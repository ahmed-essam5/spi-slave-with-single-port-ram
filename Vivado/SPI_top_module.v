==> flow/design.v <==
module RAM (clk, rst_n, din, rx_valid, dout, tx_valid);
parameter MEM_DEPTH = 256;   
parameter ADDR_SIZE = 8;     
input [ADDR_SIZE + 1 : 0] din;   
input clk, rst_n, rx_valid;      
output reg [ADDR_SIZE - 1 : 0]dout;  
output reg tx_valid;                 
reg [ADDR_SIZE - 1 : 0] mem [MEM_DEPTH - 1 : 0];     
reg [ADDR_SIZE - 1 : 0] w_addr,r_addr;               
always @(posedge clk) begin
    if(~rst_n)  begin
        dout <= 0;
        tx_valid <= 0;
        w_addr <= 0;
        r_addr <=0;
    end
    else if (rx_valid) begin
        case (din[9:8])
            2'b00: w_addr <= din[ADDR_SIZE-1 : 0];       
            2'b01: mem[w_addr] <= din[ADDR_SIZE-1 : 0];  
            2'b10: r_addr <= din[ADDR_SIZE-1 : 0];       
            2'b11: begin                                 
                dout <= mem[r_addr];
                tx_valid <= 1;
            end
        endcase
    end
end
endmodule
module SPI_Slave (mosi, ss_n, clk, rst_n, tx_valid, tx_data, miso, rx_valid, rx_data);
parameter IDLE=0;
parameter CHK_CMD=1;
parameter WRITE=2;
parameter READ_ADD=3;
parameter READ_DATA=4;
(* fsm_encoding= "one_hot" *)
input mosi;							 
input ss_n, clk, rst_n, tx_valid;	 
input[7:0] tx_data;					 
output reg miso;					 
output reg rx_valid; 				 
output reg[9:0] rx_data;			 
reg[3:0] counter,counter_rd_data;	 
reg[2:0] cs,ns;						 
reg end_counter_rd_data;			 
always @(posedge clk) begin
	if(~rst_n) 
		cs<=IDLE;
	else
		cs<=ns;
end
always @(*) begin
	case (cs)
		IDLE: begin
			if (ss_n == 0)
				ns = CHK_CMD;
			else
				ns = IDLE;
		end
		CHK_CMD: begin
			if ((ss_n == 0) && rx_valid && (rx_data[9] == 0))
				ns = WRITE;
			else if ((ss_n == 0) && rx_valid && (rx_data[9:8] == 2'b10))
				ns = READ_ADD;
			else if ((ss_n == 0) && rx_valid && (rx_data[9:8] == 2'b11))
				ns = READ_DATA;
			else if(rx_valid == 0)
				ns = CHK_CMD;
			else
				ns = IDLE;
		end
		WRITE: begin
			if (ss_n == 1)
				ns = IDLE;
			else
				ns = WRITE;
		end
		READ_ADD: begin
			if (ss_n == 1)
				ns = IDLE;
			else
				ns = READ_ADD;
		end
		READ_DATA: begin
			if (ss_n == 1)
				ns = IDLE;
			else
				ns = READ_DATA;
		end
		default: ns = IDLE;
	endcase
end
always @(posedge clk) begin
	if(~rst_n) begin
		rx_data <= 0;
		counter <= 0;
		rx_valid <= 0;
	end
	else if (counter >= 10) begin
		counter <= 0;
		rx_valid <= 1;
	end
	else if((cs == CHK_CMD) && !rx_valid) begin
		rx_data[9-counter] <= mosi;
		counter <= counter + 1;
	end
	else if (cs == IDLE)
		rx_valid <= 0;
end
always @(posedge clk) begin
	if(~rst_n) begin
		miso <= 0;
		counter_rd_data <= 0;
		end_counter_rd_data <= 0;
	end
	else if (counter_rd_data >= 8) begin
		counter_rd_data <= 0;
		end_counter_rd_data <= 1;
	end
	else if ((cs == READ_DATA) && tx_valid && !end_counter_rd_data) begin
		miso <= tx_data[7-counter_rd_data];
		counter_rd_data <= counter_rd_data+1;
	end
	else if (cs == IDLE) begin
		end_counter_rd_data <= 0;
	end
end
endmodule
module SPI_top_module (mosi, ss_n, clk, rst_n, miso);
input clk, rst_n, ss_n;	 
input mosi;				 
output miso;			 
(* fsm_encoding= "one_hot" *)
wire[9:0] rx_data;			 
wire rx_valid, tx_valid;	 
wire[7:0] tx_data;			 
SPI_Slave dut0 (mosi, ss_n, clk,rst_n, tx_valid, tx_data, miso, rx_valid, rx_data);
RAM dut1 (.clk(clk), .rst_n(rst_n), .rx_valid(rx_valid), .tx_valid(tx_valid), .din(rx_data), .dout(tx_data));
endmodule
-- Tool chain data of SPI_top_module
The steps from the RTL of SPI_top_module to its reports follow in flow order.
Lines are those of the file above, counted from 1.
Cell names lack the library's common part.
The mark - stands for no value.
- design top: SPI_top_module
- clock: clk
- library: sky130hd
- corner: tt_025C_1v80

-- Word level
Counts by Yosys on the flattened word-level netlist (proc, flatten, opt, wreduce; memories kept). Register bits leave out memories and registers merged into their read ports (data or address). Print and check cells are left out. Cells with the same type and inputs are merged into one.
Memory sizes are those after Yosys's memory passes, which may raise the word count (mostly to a power of two), join words into wider ones and drop unused or constant bits.
- memories: 1
- noted input bits: 4
- word width x clocked read ports: 8
- noted output and inout bits: 1
- noted cells after elaboration: 85
- bits in read-only memories at 0
- bits in latches: 0
- noted bits in writable memories: 2048
- register bits after elaboration: 41
- memories (name ; depth ; bits a word ; rd ports ; wr ports ; RTL line ; RTL):
    dut1.mem ; 256 ; 8 ; 1 ; 1 ; 8 ; reg [ADDR_SIZE - 1 : 0] mem [MEM_DEPTH - 1 : 0];
- muxes and demuxes at 23
- reduce/logical cells at 24
- multipliers: 0
- shift-type cells: 3
- noted div/mod/pow operators: 0
- equality and inequality tests: 9
- $add $sub $neg at 5
- bitwise logic cells at 8
- noted order comparisons: 2
- operators by type and width (operator ; number):
    8-bit two-way mux ; 6
    1-bit by 33-bit variable shift with 10-bit output ; 1
    1-bit by 33-bit variable shift with 10-bit output (first input constant) ; 1
    32-bit negation with 33-bit output ; 1
    8-bit by 32-bit variable part select with 1-bit output ; 1
    3-bit parallel mux with 5-bit select ; 1
    2-bit AND reduction ; 7
    3-bit two-way mux ; 4
    10-bit bitwise AND ; 1
    10-bit OR ; 1
    10-bit NOT ; 1
    1-bit two-way mux ; 9
    4-bit by 1-bit adder with 4-bit output (second input constant) ; 2
    4-bit >= comparator (second input constant) ; 2
    1-bit logical AND ; 7
    3-bit by 2-bit == test with 1-bit output (second input constant) ; 2
    1-bit NOT ; 5
    3-bit by 4-bit subtractor with 5-bit output (first input constant) ; 1
    4-bit by 4-bit subtractor with 5-bit output (first input constant) ; 1
    2-bit by 1-bit != test with 1-bit output (second input constant) ; 2
    2-bit == test (second input constant) ; 2
    2-bit nonzero test ; 2
    2-bit OR reduction ; 2
    2-bit two-way mux ; 2
    1-bit zero test ; 3
    3-bit by 1-bit == test with 1-bit output (second input constant) ; 1
    3-bit == test (second input constant) ; 1
    3-bit zero test ; 1
Not listed: further kinds 4, cells in them 4.

-- Depth
Longest topological path by Yosys (ltp), each cell counted once; first at word level (registers and memories cut), then after technology mapping (sequential cells cut; the memories' decode and read muxes count).
- depth after elaboration: 7
- noted ABC_AREA: 0
- mapped depth at 14
- mapped depth without buffers at 12

-- Netlist
Source: synth_stat.txt of the flow (Yosys; design flattened, memories mapped). It holds for the ABC_AREA given above (unset counts as 0); a run with the other value may have another netlist.
- cells by type (cell ; number ; area in all (µm²)):
    edfxtp_1 ; 2048 ; 6.15E+04
    mux4_2 ; 402 ; 9.05E+03
    mux2i_1 ; 242 ; 2.42E+03
    nor2_1 ; 301 ; 1.13E+03
    mux4_1 ; 40 ; 1.05E+03
    dfxtp_1 ; 51 ; 1.02E+03
    o22ai_1 ; 77 ; 481.712
    buf_12 ; 21 ; 420.403
    nand2_1 ; 112 ; 420.403
    o221ai_1 ; 46 ; 402.886
    buf_6 ; 31 ; 349.085
    clkbuf_1 ; 80 ; 300.288
    a22oi_1 ; 38 ; 285.274
    nand3_1 ; 49 ; 245.235
    buf_2 ; 45 ; 225.216
    buf_4 ; 29 ; 217.709
    buf_8 ; 14 ; 210.202
    a21oi_1 ; 39 ; 195.187
Other cell types: 64; their cells: 361.
- flip-flop cells: 2099
- buffer cells: 234
- sequential area at 62520.0 µm²
- cell area after synthesis: 82574.2 µm²
- mapped cells at 4026
By module: a second synthesis without flattening, with its own total; a netlist apart from the flattened one above.
- cells (unflattened synthesis) at 4153
- area total of the unflattened synthesis: 82641.8 µm²
Each row is one instance without its submodules.
- by module (module ; seq. area (µm²) ; instances ; cells ; area (µm²)):
    RAM ; 61999.5 ; 1 ; 3981 ; 81102.8
    SPI_Slave ; 520.5 ; 1 ; 172 ; 1539.0
    SPI_top_module ; 0.0 ; 1 ; 0 ; 0.0

-- Path before layout
Source: OpenSTA report_checks on the synthesized netlist (no wires, ideal clock, input and output delay 20% of the period each), path of least setup slack; recovery checks are left aside. Register names are those of the netlist, which keeps one name where synthesis merged equal registers.
- kind: reg-to-reg
- from: reg dut0.rx_data[3]
- to: mem dut1.mem[0][3]
- time at the first pin at 0 ps
- data arrival time: 3428 ps
- path buffers at 0
- noted slack: 310 ps
- period: 4600 ps
- library setup time at 862 ps
- stages: 1
- data required time at 3738 ps
- path delay at 4290 ps
- synthesis period reached at 4290 ps
"path delay" is the arrival time less input delay plus setup time.
"stages": output pins that drive a net of the path, with the launching flip-flop's if there is one; two outputs of one cell count as two.
"synthesis period reached" = period - worst setup slack (recovery checks aside). The figure is calculated, with input and output delays left at 20% of the set period.
The rows between start and end are the longest chain of elaborated cells between them; the timing report does not say that the signal goes this way. Where chains are equally long, one stands for them.
A line is the first line of the expression or statement that the cell stems from. Yosys adds cells for indexed reads and writes and turns some case tables into memories.
Where a signal picks the word or bit written, the line may be left out of the assigning lines.
- cell sequence: dfxtp_1
- cells in the longest elaborated chain: 3
- elaborated cells between the ends (all ways) at 3
- source lines of those cells: 3
- those cells by class: 3 x mux
- ends and longest elaborated chain, after synthesis (element ; RTL line ; RTL):
    start, declared ; 42 ; output reg[9:0] rx_data;
    start, assigned ; 95 ; rx_data <= 0;
    8-bit two-way mux ; 18 ; case (din[9:8])
    8-bit two-way mux ; 17 ; else if (rx_valid) begin
    8-bit two-way mux ; 11 ; if(~rst_n)  begin
    end, declared ; 8 ; reg [ADDR_SIZE - 1 : 0] mem [MEM_DEPTH - 1 : 0];

-- Worst path after layout
Path of least setup slack in the final report of stored run 1 (OpenROAD, finished layout, wires in). Where an end is a register, its clock arrival counts in the times.
The path's times are printed in steps of 10 ps; the period is the one set.
- kind: reg-to-reg
- from: reg dut0.counter[1]
- to: reg dut0.rx_data[2]
- noted slack: -300 ps
- data required time at 3420 ps
- time at the first pin at 840 ps
- path buffers at 1
- library setup time at 60 ps
- period: 2640 ps
- data arrival time: 3720 ps
- stages: 13
The rows between start and end are the longest chain of elaborated cells between them; the timing report does not say that the signal goes this way. Where chains are equally long, one stands for them.
At most two assigning lines are given for a register; there are more.
Where a signal picks the word or bit written, the line may be left out of the assigning lines.
- cell sequence: dfxtp_2 inv_4 ha_4 xor2_4 or3_4 ha_4 nor4bb_4 nand4_1 a2111oi_2 buf_4 nand2_2 o21ai_1 and2_1
- cells in the longest elaborated chain: 6
- elaborated cells between the ends (all ways) at 10
- source lines of those cells: 2
- those cells by class: 2 x add/sub; 1 x compare; 2 x shift; 4 x logic; 1 x reduce/logical
- ends and longest elaborated chain, after layout (element ; RTL line ; RTL):
    start, declared ; 43 ; reg[3:0] counter,counter_rd_data;
    start, assigned ; 96 ; counter <= 0;
    start, assigned ; 105 ; counter <= counter + 1;
    4-bit by 4-bit subtractor with 5-bit output ; 104 ; rx_data[9-counter] <= mosi;
    32-bit negation with 33-bit output ; 104 ;
    1-bit by 33-bit variable shift with 10-bit output ; 104 ;
    10-bit NOT ; 104 ;
    10-bit bitwise AND ; 104 ;
    10-bit OR ; 104 ;
    end, assigned ; 95 ; rx_data <= 0;
    end, declared ; 42 ; output reg[9:0] rx_data;

## Implementation results

Flow measurements of SPI_top_module on sky130hd: 2 stored runs with different settings, listed in no order. Input and output delays are each 20% of the period that was set; the output load is 0.01 pF.
"reached clock period" = clock period - worst setup slack. The figure is calculated, with input and output delays left at 20% of the set period.
By "worst path time" is meant the share of the clock period that the worst setup path is allowed (20% is reserved at inputs, 20% at outputs), minus its slack. Clock arrival times at its registers enter into it.
"power": no workload was simulated; the value follows from the tool's default switching activity.
"worst path time" is known to 10 ps.

Stored run 1
Settings were period_ns = 2.64; CAP_MARGIN = 20; CORE_MARGIN = 2; CORE_UTILIZATION = 40; SLEW_MARGIN = 20
- setup total negative slack: -3763 ps
- noted the worst path time: 2940 ps
- worst setup path type: reg-to-reg
- post-route utilization at 0.485
- power: 64.105 mW
- noted the worst hold slack in the final report: 417 ps
- mapped cell area after synthesis at 82574.2 µm²
- smallest setup slack at -301 ps
- noted the die area: 210085.0 µm²
- standard-cell area after routing at 99461.6 µm²
- noted the reached clock period: 2941 ps

Stored run 2
Settings were period_ns = 4.36; CORE_UTILIZATION = 60; SETUP_SLACK_MARGIN = 1.0; PLACE_DENSITY = 0.68; HOLD_SLACK_MARGIN = 0.03; CELL_PAD_IN_SITES_GLOBAL_PLACEMENT = 2; CTS_CLUSTER_DIAMETER = 321; MAX_ROUTING_LAYER = met5; CAP_MARGIN = 20; CORE_MARGIN = 2; SLEW_MARGIN = 20
- setup total negative slack: 0 ps
- noted the worst path time: 3380 ps
- worst setup path type: reg-to-reg
- post-route utilization at 0.671
- power: 39.362 mW
- noted the worst hold slack in the final report: 470 ps
- mapped cell area after synthesis at 82574.2 µm²
- smallest setup slack at 976 ps
- noted the die area: 140606.0 µm²
- standard-cell area after routing at 91889.4 µm²
- noted the reached clock period: 3384 ps
